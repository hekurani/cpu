==> flow/design.v <==
`timescale 1ns / 1ps
module registerFile(
    input [1:0] RS,
    input [1:0] RT,
    input [1:0] RD,
    input [15:0] WD,
    output  [15:0] ReadRS,
    output  [15:0] ReadRT,
    input RegWrite,
    input Clock
);
    reg [15:0] Registers[3:0];
    always @(posedge Clock) begin
        if (RegWrite) Registers[RD] <= WD;
    end
    assign ReadRS = Registers[RS];
    assign ReadRT = Registers[RT];
endmodule
## Step by step through the tools: registerFile

The steps from the RTL of registerFile to its reports follow in flow order.
Lines are those of the file above, counted from 1.
Not given: n/a

| inputs | value |
|---|---|
| design top | registerFile |
| clock | Clock |
| library | sky130hd |
| library corner | tt_025C_1v80 |

## After elaboration

Counts by Yosys on the flattened word-level netlist (proc, flatten, opt, wreduce; memories kept). Register bits leave out memories and registers merged into their read ports (data or address); mux counts leave out enables and synchronous resets folded into registers. Print and check cells are left out. Cells with the same type and inputs are merged into one.
Yosys's memory passes give these memory sizes; they may raise the number of words (mostly to a power of two), join words into wider ones and drop unused or constant bits.

| bit counts | value |
|---|---|
| bits in registers | 0 |
| RAM bits | 64 |
| memories | 1 |
| output and inout port bits | 32 |
| cells after elaboration | 4 |

Memories:

| name | words | bits a word | rd ports | wr ports | RTL line | RTL |
|---|---|---|---|---|---|---|
| Registers | 4 | 16 | 2 | 1 | 12 | `reg [15:0] Registers[3:0];` |

| cells by class | value |
|---|---|
| mux-type cells | 3 |

Operators with widths:

| kind | number |
|---|---|
| 16-bit two-way mux | 1 |
| 2-bit two-way mux | 1 |
| 1-bit two-way mux | 1 |

## Depth

Yosys ltp: most cells in a row. Word level: on the elaborated netlist, between registers, memories and ports. Mapped: between sequential cells and ports; inverters and the memories' decode and read muxes count.

| logic depth | value |
|---|---|
| depth after elaboration | 1 |
| ABC_AREA | 0 |
| mapped depth | 3 |

## Netlist

Yosys stat after the flow's synthesis: flattened, memories mapped to cells. It holds for the ABC_AREA given above (unset counts as 0); a run with the other value may have another netlist.

| mapped netlist | value |
|---|---|
| mapped cells | 108 |
| synthesis area | 0.0028014 mm² |
| area of sequential cells | 0.0019218 mm² |
| mapped flip-flops | 64 |
| buffers | 8 |

Cell types:

| cell type | number |
|---|---|
| sky130_fd_sc_hd__edfxtp_1 | 64 |
| sky130_fd_sc_hd__mux4_2 | 20 |
| sky130_fd_sc_hd__mux4_1 | 12 |
| sky130_fd_sc_hd__buf_12 | 2 |
| sky130_fd_sc_hd__buf_6 | 2 |
| sky130_fd_sc_hd__buf_2 | 4 |
| sky130_fd_sc_hd__and3b_1 | 2 |
| sky130_fd_sc_hd__nor3b_1 | 1 |
| sky130_fd_sc_hd__and3_1 | 1 |

## Worst setup path after synthesis

Source: OpenSTA report_checks on the synthesized netlist (no wires, ideal clock, input and output delay 20% of the period each), path of least setup slack; recovery checks are left aside. Register names are those of the netlist, which keeps one name where synthesis merged equal registers.

| timing after synthesis | value |
|---|---|
| kind | input to register |
| start point | input port RD[0] |
| end point | memory Registers[0][0] |
| clock period | 2560 ps |
| library setup time | 413 ps |
| data arrival time | 1765 ps |
| data required time | 2147 ps |
| setup slack | 382 ps |
| path delay | 1666 ps |
| driving pins on the path | 1 |
| synthesis period reached | 2178 ps |

"path delay" = arrival - input delay + setup time.
"driving pins on the path": output pins that drive a net of the path, with the launching flip-flop's if there is one; two outputs of one cell count as two.
"synthesis period reached" = period - worst setup slack (recovery checks aside). The figure is calculated, with input and output delays left at 20% of the set period.
Between the ends stands the longest chain of elaborated cells between them, by number of cells; it is not shown to be the way that was timed. Of several equally long chains one is given.
A line is the first line of the expression or statement that the cell stems from. Yosys adds cells for indexed reads and writes and turns some case tables into memories.

| on the way, after synthesis | value |
|---|---|
| cell sequence | sky130_fd_sc_hd__nor3b_1 |
| cells in the longest elaborated chain | 1 |

RTL lines, path after synthesis:

| item | RTL line | RTL |
|---|---|---|
| start, declared | 5 | `input [1:0] RD,` |
| 2-bit two-way mux | 14 | `if (RegWrite) Registers[RD] <= WD;` |
| end, declared | 12 | `reg [15:0] Registers[3:0];` |

## Path in the finished layout

Path of least setup slack in the final report of run 2 (OpenROAD, finished layout, wires in). Where an end is a register, its clock arrival counts in the times.
The report prints the path's times to 10 ps; the period is as set.

| timing after layout | value |
|---|---|
| kind | input to output |
| start point | input port RT[0] |
| end point | output port ReadRT[1] |
| clock period | 2070 ps |
| external output delay | 410 ps |
| data arrival time | 1610 ps |
| data required time | 1660 ps |
| setup slack | 40 ps |
| driving pins on the path | 5 |

Between the ends stands the longest chain of elaborated cells between them, by number of cells; it is not shown to be the way that was timed. Of several equally long chains one is given.
A memory read counts as a cell of the chain, while the word-level depth stops at memories.

| on the way, after layout | value |
|---|---|
| cell sequence | sky130_fd_sc_hd__buf_4 sky130_fd_sc_hd__buf_12 sky130_fd_sc_hd__buf_4 sky130_fd_sc_hd__mux4_1 sky130_fd_sc_hd__dlygate4sd2_1 |
| cells in the longest elaborated chain | 1 |

RTL lines, path after layout:

| item | RTL line | RTL |
|---|---|---|
| start, declared | 4 | `input [1:0] RT,` |
| memory 4 x 16 bit | 12 | `reg [15:0] Registers[3:0];` |
| end, declared | 8 | `output  [15:0] ReadRT,` |

Wiki page: registerFile / flow data

Design registerFile on sky130hd. What follows are 2 stored runs of the flow, each under its own settings; their order means nothing. The constraints put input and output delay at 20% of the set period each and load the outputs with 0.01 pF.
"achieved period" = clock period - worst setup slack. The figure is calculated, with input and output delays left at 20% of the set period.
Settings: - = not set for that run.
Results: - = not shown.

| run name | period_ns | CORE_UTILIZATION | SETUP_SLACK_MARGIN | PLACE_DENSITY | CELL_PAD_IN_SITES_GLOBAL_PLACEMENT | TNS_END_PERCENT | ABC_AREA | GPL_TIMING_DRIVEN | GPL_ROUTABILITY_DRIVEN | SLEW_MARGIN | MIN_ROUTING_LAYER | CAP_MARGIN | CORE_MARGIN | final design utilization (%) | overall die area (mm²) | worst hold slack in the final report (ps) | standard-cell area of the final layout (mm²) | setup slack of the worst path (ps) | mapped cell area after synthesis (mm²) | achieved period (ps) |
|---|---|---|---|---|---|---|---|---|---|---|---|---|---|---|---|---|---|---|---|---|
| run 1 | 3.72 | 68 | 1.08 | 0.53 | 2 | 50 | 0 | 0 | 1 | 35 | met1 | 20 | 2 | - | - | - | - | - | - | - |
| run 2 | 2.07 | 36 | - | - | - | - | - | - | - | 20 | - | 20 | 2 | 50.3 | 0.0085036 | 710 | 0.0038499 | 45 | 0.0028014 | 2025 |

Run 1: not finished: placement ended with error GPL-0301
